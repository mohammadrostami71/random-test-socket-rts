==> flow/design.v <==
 `timescale 1 ns / 1ns
module OnChipMonitor #(parameter ShiftSize = 1, numOfTstCycl = 50) (clk, rstIn, NbarT, rstOut, SRSG_En, SISR_En, done);
	input clk, rstIn;
	output reg NbarT, rstOut;
	output reg SRSG_En, SISR_En;
	output reg done;
	reg [2:0] present_state, next_state;
	reg [5:0]shtCount;  
	reg shtCount_Rst, shtCount_En;
	reg [15:0]testVectorCount;  
	reg testCount_Rst, testCount_En;
	always @(posedge clk, posedge rstIn)
		if(rstIn) present_state <= 0;
		else present_state <= next_state;
	always @(present_state or shtCount) begin :Combinatorial
		NbarT = 1'b0; rstOut = 1'b0;
		SRSG_En = 1'b0; done = 1'b0;
		SISR_En = 1'b0; shtCount_Rst = 1'b0; shtCount_En = 1'b0;
		testCount_Rst = 1'b0; testCount_En = 1'b0;
		case (present_state)
			0 : begin
				next_state = 1;
				rstOut = 1'b1;
				NbarT = 1'b1;
				testCount_Rst = 1'b1;
			end
			1 : begin
				next_state = 2;
				SRSG_En = 1'b1;
				shtCount_Rst = 1'b1;
			end
			2 : begin
				next_state = (shtCount < ShiftSize - 1) ?
				2 : 3;
				shtCount_En = 1'b1;
				SRSG_En = 1'b1;
				SISR_En = 1'b1;
				NbarT = 1'b1;
			end
			3 : begin
				next_state = 4;
				NbarT = 1'b0;
			end
			4 : begin
				next_state = (testVectorCount < numOfTstCycl - 1) ?
				1 : 5;
				testCount_En = 1'b1;
				SISR_En = 1'b1;
			end
			5 : begin
				next_state = 5;
				done = 1'b1;
			end
			default : next_state = 0;
		endcase
	end
	always @(posedge clk) begin
		if(shtCount_Rst) shtCount <= 0;
		else if(shtCount_En)
			shtCount <= shtCount + 1;
	end
	always @(posedge clk) begin
		if(testCount_Rst) testVectorCount <= 0;
		else if(testCount_En)
			testVectorCount <= testVectorCount + 1;
	end
endmodule
### From RTL to reports: OnChipMonitor

What the tools print for OnChipMonitor, step after step.
Lines are those of the file above, counted from 1.
A cell with -- has no value.

| set-up | value |
|---|---|
| top module | OnChipMonitor |
| clock port | clk |
| standard-cell library | sky130hd |
| corner | tt_025C_1v80 |

### Word-level counts

Source: Yosys, flattened and elaborated, memories not mapped. Widths are those after wreduce; folded enables and synchronous resets count as part of the registers. Registers that Yosys merges into a memory's read port (data or address) are not register bits. Print and check cells do not count. Equal cells are merged and count once.

| cells by class | value |
|---|---|
| $add $sub $neg | 2 |
| order comparisons | 2 |
| eq/ne operators | 5 |
| mux-type cells | 11 |
| reduce/logical cells | 4 |

Operators with widths:

| cell | count |
|---|---|
| 3-bit parallel mux with 6-bit select | 1 |
| 16-bit by 1-bit adder with 16-bit output (second input constant) | 1 |
| 16-bit by 6-bit < comparator with 1-bit output (second input constant) | 1 |
| 1-bit 2-to-1 mux | 9 |
| 2-bit OR reduction | 3 |
| 3-bit by 2-bit == test with 1-bit output (second input constant) | 2 |
| 3-bit == test (second input constant) | 2 |
| 6-bit by 1-bit adder with 6-bit output (second input constant) | 1 |
| 6-bit by 1-bit < comparator with 1-bit output (second input constant) | 1 |
| 3-bit by 1-bit == test with 1-bit output (second input constant) | 1 |
| 3-bit zero test | 1 |
| 3-bit 2-to-1 mux | 1 |

| word-level totals | value |
|---|---|
| bits in registers | 25 |
| cells after elaboration | 27 |

### Logic depth

Longest topological path by Yosys (ltp), each cell counted once; first at word level (registers and memories cut), then after technology mapping (sequential cells cut; the memories' decode and read muxes count).

| logic depth | value |
|---|---|
| word-level depth | 3 |
| ABC_AREA | 0 |
| depth in mapped cells | 6 |
| gate-level depth less buffers | 6 |

### Synthesis result

Yosys stat after the flow's synthesis: flattened, memories mapped to cells. It holds for the ABC_AREA given above (unset counts as 0); a run with the other value may have another netlist.

| mapped netlist | value |
|---|---|
| standard cells after synthesis | 104 |
| mapped area | 965.9 um2 |
| mapped flip-flops | 22 |
| buffers | 3 |

Cells by type:

| cell | count | area in all (um2) |
|---|---|---|
| sky130_fd_sc_hd__dfxtp_1 | 16 | 320.307 |
| sky130_fd_sc_hd__dfrtp_1 | 5 | 125.12 |
| sky130_fd_sc_hd__xnor2_1 | 6 | 52.55 |
| sky130_fd_sc_hd__nor2_1 | 12 | 45.043 |
| sky130_fd_sc_hd__xor2_1 | 4 | 35.034 |
| sky130_fd_sc_hd__nand4_1 | 5 | 31.28 |
| sky130_fd_sc_hd__dfstp_2 | 1 | 26.275 |
| sky130_fd_sc_hd__ha_1 | 2 | 25.024 |
| sky130_fd_sc_hd__nor4_1 | 4 | 25.024 |
| sky130_fd_sc_hd__inv_1 | 6 | 22.522 |
| sky130_fd_sc_hd__a21oi_1 | 4 | 20.019 |
| sky130_fd_sc_hd__nand3_1 | 4 | 20.019 |
| sky130_fd_sc_hd__o21ai_0 | 4 | 20.019 |
| sky130_fd_sc_hd__nand2_1 | 5 | 18.768 |
| sky130_fd_sc_hd__or2_2 | 3 | 18.768 |
| sky130_fd_sc_hd__and4_1 | 2 | 17.517 |
| sky130_fd_sc_hd__nor3_1 | 3 | 15.014 |
| sky130_fd_sc_hd__or4_1 | 2 | 15.014 |

Not listed: further types 15, cells in them 16.

### Worst setup path after synthesis

OpenSTA on the mapped netlist: ideal clock, no wires. The path of least setup slack (recovery checks aside). Input and output delay are each 20% of the period. Register names are those of the netlist, which keeps one name where synthesis merged equal registers.

| timing path post-synthesis | value |
|---|---|
| path type | reg2reg |
| start | register testVectorCount[0] |
| end | register testVectorCount[8] |
| clock period | 2.12 ns |
| library setup time | 0.070 ns |
| launch time at the first pin | 0.000 ns |
| arrival | 1.429 ns |
| path slack | 0.621 ns |
| path delay | 1.499 ns |
| stages | 5 |
| buffers on the path | 0 |
| synthesis period reached | 1.499 ns |

"path delay" = arrival - input delay + setup time.
"stages": output pins that drive a net of the path, with the launching flip-flop's if there is one; two outputs of one cell count as two.
"synthesis period reached" = period - worst setup slack (recovery checks aside). The figure is calculated, with input and output delays left at 20% of the set period.
The rows between start and end are the longest chain of elaborated cells between them; the timing report does not say that the signal goes this way. Where chains are equally long, one stands for them.
A line is the first line of the expression or statement that the cell stems from. Yosys adds cells for indexed reads and writes and turns some case tables into memories.

| between the ends, post-synthesis | value |
|---|---|
| cell sequence | sky130_fd_sc_hd__dfxtp_1 -> sky130_fd_sc_hd__ha_1 -> sky130_fd_sc_hd__nand4_1 -> sky130_fd_sc_hd__or3_2 -> sky130_fd_sc_hd__a21oi_1 |
| length of the longest elaborated chain | 1 |
| elaborated cells between the ends (all ways) | 1 |

Ends and longest elaborated chain, post-synthesis:

| element | RTL line | source |
|---|---|---|
| start: declaration | 10 | `reg [15:0]testVectorCount;` |
| start: assignment | 63 | `if(testCount_Rst) testVectorCount <= 0;` |
| start: assignment | 65 | `testVectorCount <= testVectorCount + 1;` |
| 16-bit by 1-bit adder with 16-bit output | 65 |  |
| end: assignment | 63 |  |
| end: assignment | 65 |  |
| end: declaration | 10 |  |

### Path in the finished layout

From the final timing report of job 1: the path of least setup slack in the routed layout; clock arrival at registers is part of the times.

| timing path after layout | value |
|---|---|
| path type | reg2out |
| start | register present_state |
| end | output SRSG_En |
| clock period | 1.43 ns |
| launch time at the first pin | 0.31 ns |
| arrival | 1.28 ns |
| path slack | -0.13 ns |
| stages | 5 |
| buffers on the path | 3 |

An end named without its bit number is one bit of that signal or, where synthesis recoded a state register, one of its new flip-flops.

| between the ends, after layout | value |
|---|---|
| cell sequence | sky130_fd_sc_hd__dfrtp_1 -> sky130_fd_sc_hd__buf_6 -> sky130_fd_sc_hd__buf_6 -> sky130_fd_sc_hd__or2_4 -> sky130_fd_sc_hd__buf_6 |

Ends and longest elaborated chain, after layout:

| element | RTL line | source |
|---|---|---|
| start: declaration | 7 | `reg [2:0] present_state, next_state;` |
| start: assignment | 13 | `if(rstIn) present_state <= 0;` |
| start: assignment | 14 | `else present_state <= next_state;` |
| end: declaration | 5 | `output reg SRSG_En, SISR_En;` |

No chain of elaborated cells between the ends is given.

--- measured runs ---
Flow measurements of OnChipMonitor on sky130hd: 2 stored runs with different settings, listed in no order. Input and output delays are each 20% of the period that was set; the output load is 0.01 pF.
"period reached" = clock period - worst setup slack. The figure is calculated, with input and output delays left at 20% of the set period.
"time of the worst setup path": the worst setup path's part of the clock period (all of it between registers, 20% less for each end at a port) less its slack. A launch clock that arrives late makes it longer, a capture clock that arrives late makes it shorter.
"power": no workload was simulated; the value follows from the tool's default switching activity.
Settings: . = not set for that run.
Among the results, . means that no value is shown for the run.

| stored run | period_ns | CORE_UTILIZATION | PLACE_DENSITY | TNS_END_PERCENT | ABC_AREA | CTS_CLUSTER_SIZE | CAP_MARGIN | CORE_MARGIN | SLEW_MARGIN | PLACE_DENSITY_LB_ADDON | CORE_ASPECT_RATIO | GPL_ROUTABILITY_DRIVEN | cell area after synthesis (um2) | utilization after layout | full die area (um2) | standard-cell area after routing (um2) | time of the worst setup path (ns) | worst path kind | period reached (ns) | power (uW) | setup total negative slack (ns) | worst setup slack after layout (ns) |
|---|---|---|---|---|---|---|---|---|---|---|---|---|---|---|---|---|---|---|---|---|---|---|
| job 1 | 1.43 | 56 | 0.84 | 80 | 0 | 94 | 20 | 2 | 20 | . | . | . | 965.9 | 0.882 | 2073.0 | 1472.7 | 1.28 | reg2out | 1.563 | 1173 | -0.540 | -0.133 |
| job 2 | 1.21 | 54 | . | . | . | . | 20 | 6 | 20 | 0.01 | 0.86 | 0 | . | . | . | . | . | . | . | . | . | . |

Job 2: did not finish, clock tree synthesis stopped with DPL-0033
--- end ---
